==> flow/design.v <==
`timescale 1ns / 1ps
module comparator(
input [6:0] ta_out,tb_out,
output a_gt_b,a_lt_b,a_eq_b
    );
   assign a_gt_b = (ta_out>tb_out);
   assign a_lt_b = (ta_out<tb_out);
   assign a_eq_b = (ta_out==tb_out);
endmodule
module controller(
input clk,rst,go,
input a_gt_b, a_lt_b, a_eq_b,
output reg done,
 output reg a_ld,b_ld,a_sel,b_sel,output_en
);
  reg[2:0] ps,ns;
parameter s0=3'b000;
parameter s1=3'b001;
parameter s2=3'b010;
parameter s3=3'b011;
parameter s4=3'b100;
parameter s5=3'b101;
parameter s6=3'b110;
parameter s7=3'b111;
always @(posedge clk or posedge rst  )begin
if (rst) 
ps <= s0;
else 
ps <= ns;
end
always @(go or a_gt_b or a_lt_b or a_eq_b or ps) begin
case(ps)
s0: begin
if (go==1'b0)
ns = s0;
else ns=s1;
end
s1: ns=s2;
s2: ns=s3;
s3:begin
if (a_gt_b) 
ns=s4;
else if(a_lt_b)
ns=s5;
else if(a_eq_b)
ns=s7;
else 
ns=s7;
end
s4: ns= s6;
s5: ns= s6;
s6: ns= s3;
s7: ns= s0;
default : ns=s0;
endcase 
end
always @(ps) begin
case(ps)
s0 : begin
a_sel = 1'b0;
b_sel = 1'b0;
a_ld = 1'b0;
b_ld = 1'b0;
done = 1'b0;
output_en =1'b0;
end
s1 : begin
a_sel = 1'b1;
b_sel = 1'b1;
a_ld = 1'b1;
b_ld = 1'b1;
done = 1'b0;
output_en =1'b0;
end
s2 : begin
a_sel = 1'b0;
b_sel = 1'b0;
a_ld = 1'b0;
b_ld = 1'b0;
done = 1'b0;
output_en =1'b0;
end
s3 : begin
a_sel = 1'b0;
b_sel = 1'b0;
a_ld = 1'b0;
b_ld = 1'b0;
done = 1'b0;
output_en =1'b0;
end
s4 : begin
a_sel = 1'b0;
b_sel = 1'b0;
a_ld = 1'b1;
b_ld = 1'b0;
done = 1'b0;
output_en =1'b0;
end
s5 : begin
a_sel = 1'b0;
b_sel = 1'b0;
a_ld = 1'b0;
b_ld = 1'b1;
done = 1'b0;
output_en =1'b0;
end
s6 : begin
a_sel = 1'b0;
b_sel = 1'b0;
a_ld = 1'b0;
b_ld = 1'b0;
done = 1'b0;
output_en =1'b0;
end
s7 : begin
a_sel = 1'b0;
b_sel = 1'b0;
a_ld = 1'b0;
b_ld = 1'b0;
done = 1'b1;
output_en =1'b1;
end
default: begin 
a_sel = 1'b0;
b_sel = 1'b0;
a_ld = 1'b0;
b_ld = 1'b0;
done = 1'b0;
output_en =1'b0;
end
endcase
end
endmodule
module datapath(
input clk,rst,
input [6:0] data_sel_1 , data_sel_2,
input a_sel,b_sel, a_ld,b_ld, output_en,
output a_gt_b,a_eq_b,a_lt_b,
output [6:0] out
);
wire [6:0] ta_out,tb_out,t1,t2,ta_in,tb_in;
 subtractor  S1(.P(ta_out),.Q(tb_out),.R(t1));
 subtractor  S2(.P(tb_out),.Q(ta_out),.R(t2));
 mux_1 m1(.data_sel_1(data_sel_1), .t1(t1),.a_sel(a_sel),.ta_in(ta_in));
 mux_2 m2(.data_sel_2(data_sel_2), .t2(t2),.b_sel(b_sel),.tb_in(tb_in));
reg_a RA(.clk(clk),.rst(rst),.ta_in(ta_in),.a_ld(a_ld),.ta_out(ta_out));
reg_b RB(.clk(clk),.rst(rst),.tb_in(tb_in),.b_ld(b_ld),.tb_out(tb_out));
reg_out ROUT(.clk(clk),.rst(rst),.ta_out(ta_out),.output_en(output_en),.out(out));
comparator comp(.ta_out(ta_out),.tb_out(tb_out),.a_gt_b(a_gt_b),.a_lt_b(a_lt_b),.a_eq_b(a_eq_b));
endmodule
`timescale 1ns / 1ps
module mux_1(
input [6:0] data_sel_1,
input  [6:0] t1,
input a_sel,
output [6:0] ta_in
    );
    assign ta_in = a_sel ? data_sel_1 : t1;
endmodule
module mux_2(
input [6:0] data_sel_2,
input  [6:0] t2,
input b_sel,
output [6:0] tb_in
    );
    assign tb_in = b_sel ? data_sel_2 : t2;
endmodule
`timescale 1ns / 1ps
module reg_a(
input clk,rst,
input [6:0] ta_in,
input a_ld,
output [6:0] ta_out
    );
    reg [6:0] reg_a1;
    always @(posedge clk or posedge rst) begin
    if(rst)
    reg_a1 <= 0;
    else if(a_ld)
    reg_a1 <= ta_in;
    end
    assign ta_out = reg_a1;
endmodule
module reg_b(
input clk,rst,
input [6:0] tb_in,
input b_ld,
output [6:0] tb_out
    );
    reg [6:0] reg_b1;
    always @(posedge clk or posedge rst) begin
    if(rst)
    reg_b1 <= 0;
    else if(b_ld)
    reg_b1 <= tb_in;
    end
    assign tb_out = reg_b1;
endmodule
module reg_out(
input clk,rst,
input [6:0] ta_out,
input output_en,
output [6:0] out
    );
    reg [6:0] reg_out1;
    always @(posedge clk or posedge rst) begin
    if(rst)
    reg_out1 <= 0;
    else if (output_en)
    reg_out1 <= ta_out;
    end
    assign out = reg_out1;
endmodule
module subtractor(
input wire [6:0] P,Q,
output wire [6:0] R
); 
assign R = P - Q ;
endmodule
module top_gcd(
input clk,rst,go,
input [6:0] data_sel_1, data_sel_2,
output [6:0] out,
output done
    );
    wire a_gt_b,a_eq_b,a_lt_b;
 datapath dapth1(.clk(clk),.rst(rst),.data_sel_1(data_sel_1),.data_sel_2(data_sel_2),.a_gt_b(a_gt_b),.a_eq_b(a_eq_b),.a_lt_b(a_lt_b),.out(out),.a_ld(a_ld),.b_ld(b_ld),.a_sel(a_sel),.b_sel(b_sel),.output_en(output_en) );
 controller ctrl(.clk(clk),.rst(rst),.a_gt_b(a_gt_b),.a_eq_b(a_eq_b),.a_lt_b(a_lt_b),.done(done),.a_ld(a_ld),.b_ld(b_ld),.a_sel(a_sel),.b_sel(b_sel),.output_en(output_en),.go(go));   
endmodule
-- Step by step through the tools: top_gcd
The steps from the RTL of top_gcd to its reports follow in flow order.
Lines are those of the file above, counted from 1.
Library cell names are shortened.
The mark n/a stands for no value.
- design top: top_gcd
- clock input: clk
- library: sky130hd
- library corner: tt_025C_1v80

-- After elaboration
Yosys after proc, flatten, opt, wreduce and memory -nomap, before mapping. Enables and synchronous resets that opt folds into registers are not counted as muxes. Memory bits, and registers merged into a memory's read port (data or address), are not among the register bits. Print and check cells are not counted. Equal cells are merged and count once.
Yosys's memory passes give these memory sizes; they may raise the number of words (mostly to a power of two), join words into wider ones and drop unused or constant bits.
- equal/unequal tests: 7
- noted reductions and logical operators: 3
- noted magnitude comparators: 2
- $mul at 0
- bitwise logic cells: 0
- noted div/mod/pow operators: 0
- shift-type cells at 0
- noted mux-type cells: 6
- $add $sub $neg: 2
- operators with widths (operator ; number):
    parallel mux 3 bit (select 6 bit) ; 1
    subtractor 7 bit ; 2
    2-to-1 mux 7 bit ; 2
    == test 3 bit (second input constant) ; 4
    > comparator 7 bit ; 1
    less-than comparator 7 bit ; 1
    == test 3 x 2 -> 1 bit (second input constant) ; 2
    OR reduction 2 bit ; 2
    == test 3 x 1 -> 1 bit (second input constant) ; 1
    logical NOT 3 bit ; 1
    2-to-1 mux 3 bit ; 1
    2-to-1 mux 2 bit ; 1
    2-to-1 mux 1 bit ; 1
- noted bits in read-only memories: 48
- word width x clocked read ports: 0
- latch bits at 0
- input bits at 17
- noted memory cells: 1
- register bits at 24
- noted bits in writable memories: 0
- memory list (memory ; depth ; width ; rd ports ; write ports ; line ; source):
    (name not given) ; 8 ; 6 ; 1 ; 0 ; 58 ; case(ps)

-- Logic depth
Longest topological path by Yosys (ltp), each cell counted once; first at word level (registers and memories cut), then after technology mapping (sequential cells cut; the memories' decode and read muxes count).
- word-level depth at 4
- noted ABC_AREA: 0
- depth in mapped cells: 8

-- Synthesis result
The flow's flattened synthesis, as Yosys stat reports it; memories are mapped. The netlist is that of the ABC_AREA named above (0 if unset); the other value can give another one.
- cell types (cell ; number ; area in all (µm²)):
    dfrtp_1 ; 24 ; 600.576
    ha_1 ; 13 ; 162.656
    o21ai_0 ; 15 ; 75.072
    a21oi_1 ; 14 ; 70.067
    inv_1 ; 17 ; 63.811
    xnor2_1 ; 7 ; 61.309
    mux2i_1 ; 6 ; 60.058
    nand2_1 ; 16 ; 60.058
    fa_1 ; 2 ; 40.038
    nor2_1 ; 9 ; 33.782
    buf_2 ; 6 ; 30.029
    nor3b_1 ; 4 ; 30.029
    a32oi_1 ; 3 ; 26.275
    o21ai_1 ; 5 ; 25.024
    o22ai_1 ; 4 ; 25.024
    a22oi_1 ; 3 ; 22.522
    nand2b_1 ; 3 ; 18.768
    a2111oi_2 ; 1 ; 15.014
Other cell types: 26; their cells: 33.
- noted flip-flop cells: 24
- cell count: 185
- noted area of sequential cells: 600.6 µm²
- chip area (Yosys) at 1676.6 µm²
- buffer cells: 10
By module: a second synthesis without flattening, with its own total; a netlist apart from the flattened one above.
- cell total of the unflattened synthesis: 187
- area (unflattened synthesis) at 2059.5 µm²
Rows give one instance, submodules left out.
- modules (module ; cells ; sequential area (µm²) ; instances ; area (µm²)):
    subtractor ; 38 ; 0.0 ; 2 ; 286.5
    reg_a ; 16 ; 175.2 ; 1 ; 295.3
    reg_b ; 16 ; 175.2 ; 1 ; 295.3
    reg_out ; 16 ; 175.2 ; 1 ; 295.3
    comparator ; 26 ; 0.0 ; 1 ; 187.7
    controller ; 21 ; 75.1 ; 1 ; 180.2
    mux_1 ; 8 ; 0.0 ; 1 ; 116.4
    mux_2 ; 8 ; 0.0 ; 1 ; 116.4
    datapath ; 0 ; 0.0 ; 1 ; 0.0
    top_gcd ; 0 ; 0.0 ; 1 ; 0.0

-- Timing after synthesis
OpenSTA on the mapped netlist: ideal clock, no wires. The path of least setup slack (recovery checks aside). Input and output delay are each 20% of the period. Register names are those of the netlist, which keeps one name where synthesis merged equal registers.
- path kind: reg-to-reg
- start: reg dapth1.RB.reg_b1[0]
- end: reg dapth1.RA.reg_a1[6]
- noted arrival: 1.604 ns
- path buffers: 0
- delay of the path at 1.730 ns
- noted clock period: 1.78 ns
- noted slack: 0.050 ns
- noted launch time at the first pin: 0.000 ns
- setup time at 0.126 ns
- noted driving pins on the path: 8
- synthesis period reached: 1.73 ns
"delay of the path" = arrival - input delay + setup time.
"driving pins on the path": output pins that drive a net of the path, with the launching flip-flop's if there is one; two outputs of one cell count as two.
"synthesis period reached" is the clock period less the worst setup slack; recovery checks do not enter. This is arithmetic on one report: input and output delays are still those of the set period (20% each).
The rows between start and end are the longest chain of elaborated cells between them; the timing report does not say that the signal goes this way. Where chains are equally long, one stands for them.
Each line given opens the expression or statement behind the cell; cells for indexed reads and writes are added by Yosys, which also makes memories of some case tables.
- cell sequence: dfrtp_1 > ha_1 > fa_1 > and2b_1 > nor3_1 > o21ai_1 > xnor2_1 > o21ai_1
- noted length of the longest elaborated chain: 2
- noted elaborated cells between the ends (all ways): 2
- classes of those cells: 1 x add/sub; 1 x mux
- ends and longest elaborated chain, after synthesis (item ; line ; source):
    start, declared ; 190 ; reg [6:0] reg_b1;
    start, assigned ; 193 ; reg_b1 <= 0;
    start, assigned ; 195 ; reg_b1 <= tb_in;
    subtractor 7 bit ; 218 ; assign R = P - Q ;
    2-to-1 mux 7 bit ; 158 ; assign ta_in = a_sel ? data_sel_1 : t1;
    end, assigned ; 178 ; reg_a1 <= 0;
    end, assigned ; 180 ; reg_a1 <= ta_in;
    end, declared ; 175 ; reg [6:0] reg_a1;

-- Worst path after layout
From the final timing report of run 2: the path of least setup slack in the routed layout; clock arrival at registers is part of the times.
- path kind: reg-to-output
- start: reg ctrl.ps[0]
- end: out done
- path buffers: 2
- noted slack: 0.61 ns
- noted arrival: 1.81 ns
- noted launch time at the first pin: 0.27 ns
- noted driving pins on the path: 5
- noted clock period: 3.03 ns
The rows between start and end are the longest chain of elaborated cells between them; the timing report does not say that the signal goes this way. Where chains are equally long, one stands for them.
A memory read counts as a cell of the chain, while the word-level depth stops at memories.
- cell sequence: dfrtp_1 > nand3_1 > buf_4 > inv_1 > clkdlybuf4s50_1
- noted length of the longest elaborated chain: 1
- noted elaborated cells between the ends (all ways): 1
- classes of those cells: 1 x memory
- ends and longest elaborated chain, post-layout (item ; line ; source):
    start, declared ; 16 ; reg[2:0] ps,ns;
    start, assigned ; 27 ; ps <= s0;
    start, assigned ; 29 ; ps <= ns;
    memory (8 x 6 bit) ; 58 ; case(ps)
    end, declared ; 224 ; output done

==> runs of top_gcd <==
2 stored runs of top_gcd in the flow (synthesis by Yosys, layout by OpenROAD, sky130hd cells), in arbitrary order. Constraints: input delay and output delay 20% of the set period each, output load 0.01 pF.
"period reached" = clock period - worst setup slack. The figure is calculated, with input and output delays left at 20% of the set period.
"critical setup path time" is the time allowed to the run's worst setup path (the clock period less input and output delay, where it has them) less its slack. Clock arrival times count: a late capture clock shortens it, a late launch clock lengthens it.
"total power after layout" is the tool's figure for a default switching activity; nothing was simulated.

Run 1

==> flow/run.sh <==
#!/bin/bash
# the make line also repeats the synthesis and layout settings of config.mk as NAME=value (left out here)
make -C /OpenROAD-flow-scripts/flow DESIGN_CONFIG=/design/flow/config.mk WORK_HOME=/design/flow/orfs CLKGATE_MAP_FILE= finish
==> flow/config.mk <==
export PLATFORM = sky130hd
export DESIGN_NAME = top_gcd
export DESIGN_NICKNAME = top_gcd
export VERILOG_FILES = /design/flow/design.v
export SDC_FILE = /design/flow/constraint.sdc
export NUM_CORES = 4
export LEC_CHECK = 0
export CAP_MARGIN = 20
export CELL_PAD_IN_SITES_GLOBAL_PLACEMENT = 1
export CORE_ASPECT_RATIO = 1.21
export CORE_MARGIN = 2
export CORE_UTILIZATION = 71
export CTS_CLUSTER_DIAMETER = 159
export PLACE_DENSITY_LB_ADDON = 0.07
export SLEW_MARGIN = 20
==> flow/constraint.sdc <==
create_clock -name core_clock -period 1.34 [get_ports {clk}]
set_input_delay 0.2680 -clock core_clock [delete_from_list [all_inputs] [get_ports {clk}]]
set_output_delay 0.2680 -clock core_clock [all_outputs]
set_load 0.01 [all_outputs]

Run 1: incomplete, placement halted on FLW-0024.

Run 2

==> flow/run.sh <==
#!/bin/bash
# the make line also repeats the synthesis and layout settings of config.mk as NAME=value (left out here)
make -C /OpenROAD-flow-scripts/flow DESIGN_CONFIG=/design/flow/config.mk WORK_HOME=/design/flow/orfs CLKGATE_MAP_FILE= finish
==> flow/config.mk <==
export PLATFORM = sky130hd
export DESIGN_NAME = top_gcd
export DESIGN_NICKNAME = top_gcd
export VERILOG_FILES = /design/flow/design.v
export SDC_FILE = /design/flow/constraint.sdc
export NUM_CORES = 4
export LEC_CHECK = 0
export CAP_MARGIN = 20
export CORE_MARGIN = 2
export CORE_UTILIZATION = 40
export SLEW_MARGIN = 20
==> flow/constraint.sdc <==
create_clock -name core_clock -period 3.03 [get_ports {clk}]
set_input_delay 0.6060 -clock core_clock [delete_from_list [all_inputs] [get_ports {clk}]]
set_output_delay 0.6060 -clock core_clock [all_outputs]
set_load 0.01 [all_outputs]

Measured in run 2:
- noted the netlist area reported by Yosys: 1,676.6 µm²
- die size at 4,725.2 µm²
- noted the std-cell area (final layout): 2,018.2 µm²
- noted the utilization of the finished layout: 0.501
- noted the worst setup slack after layout: 0.614 ns
- noted the total negative slack on setup checks: 0.000 ns
- lowest hold slack: 0.498 ns
- total power after layout: 2,554 µW
- period reached at 2.416 ns
- critical setup path time at 1.81 ns
- critical path kind: reg-to-output
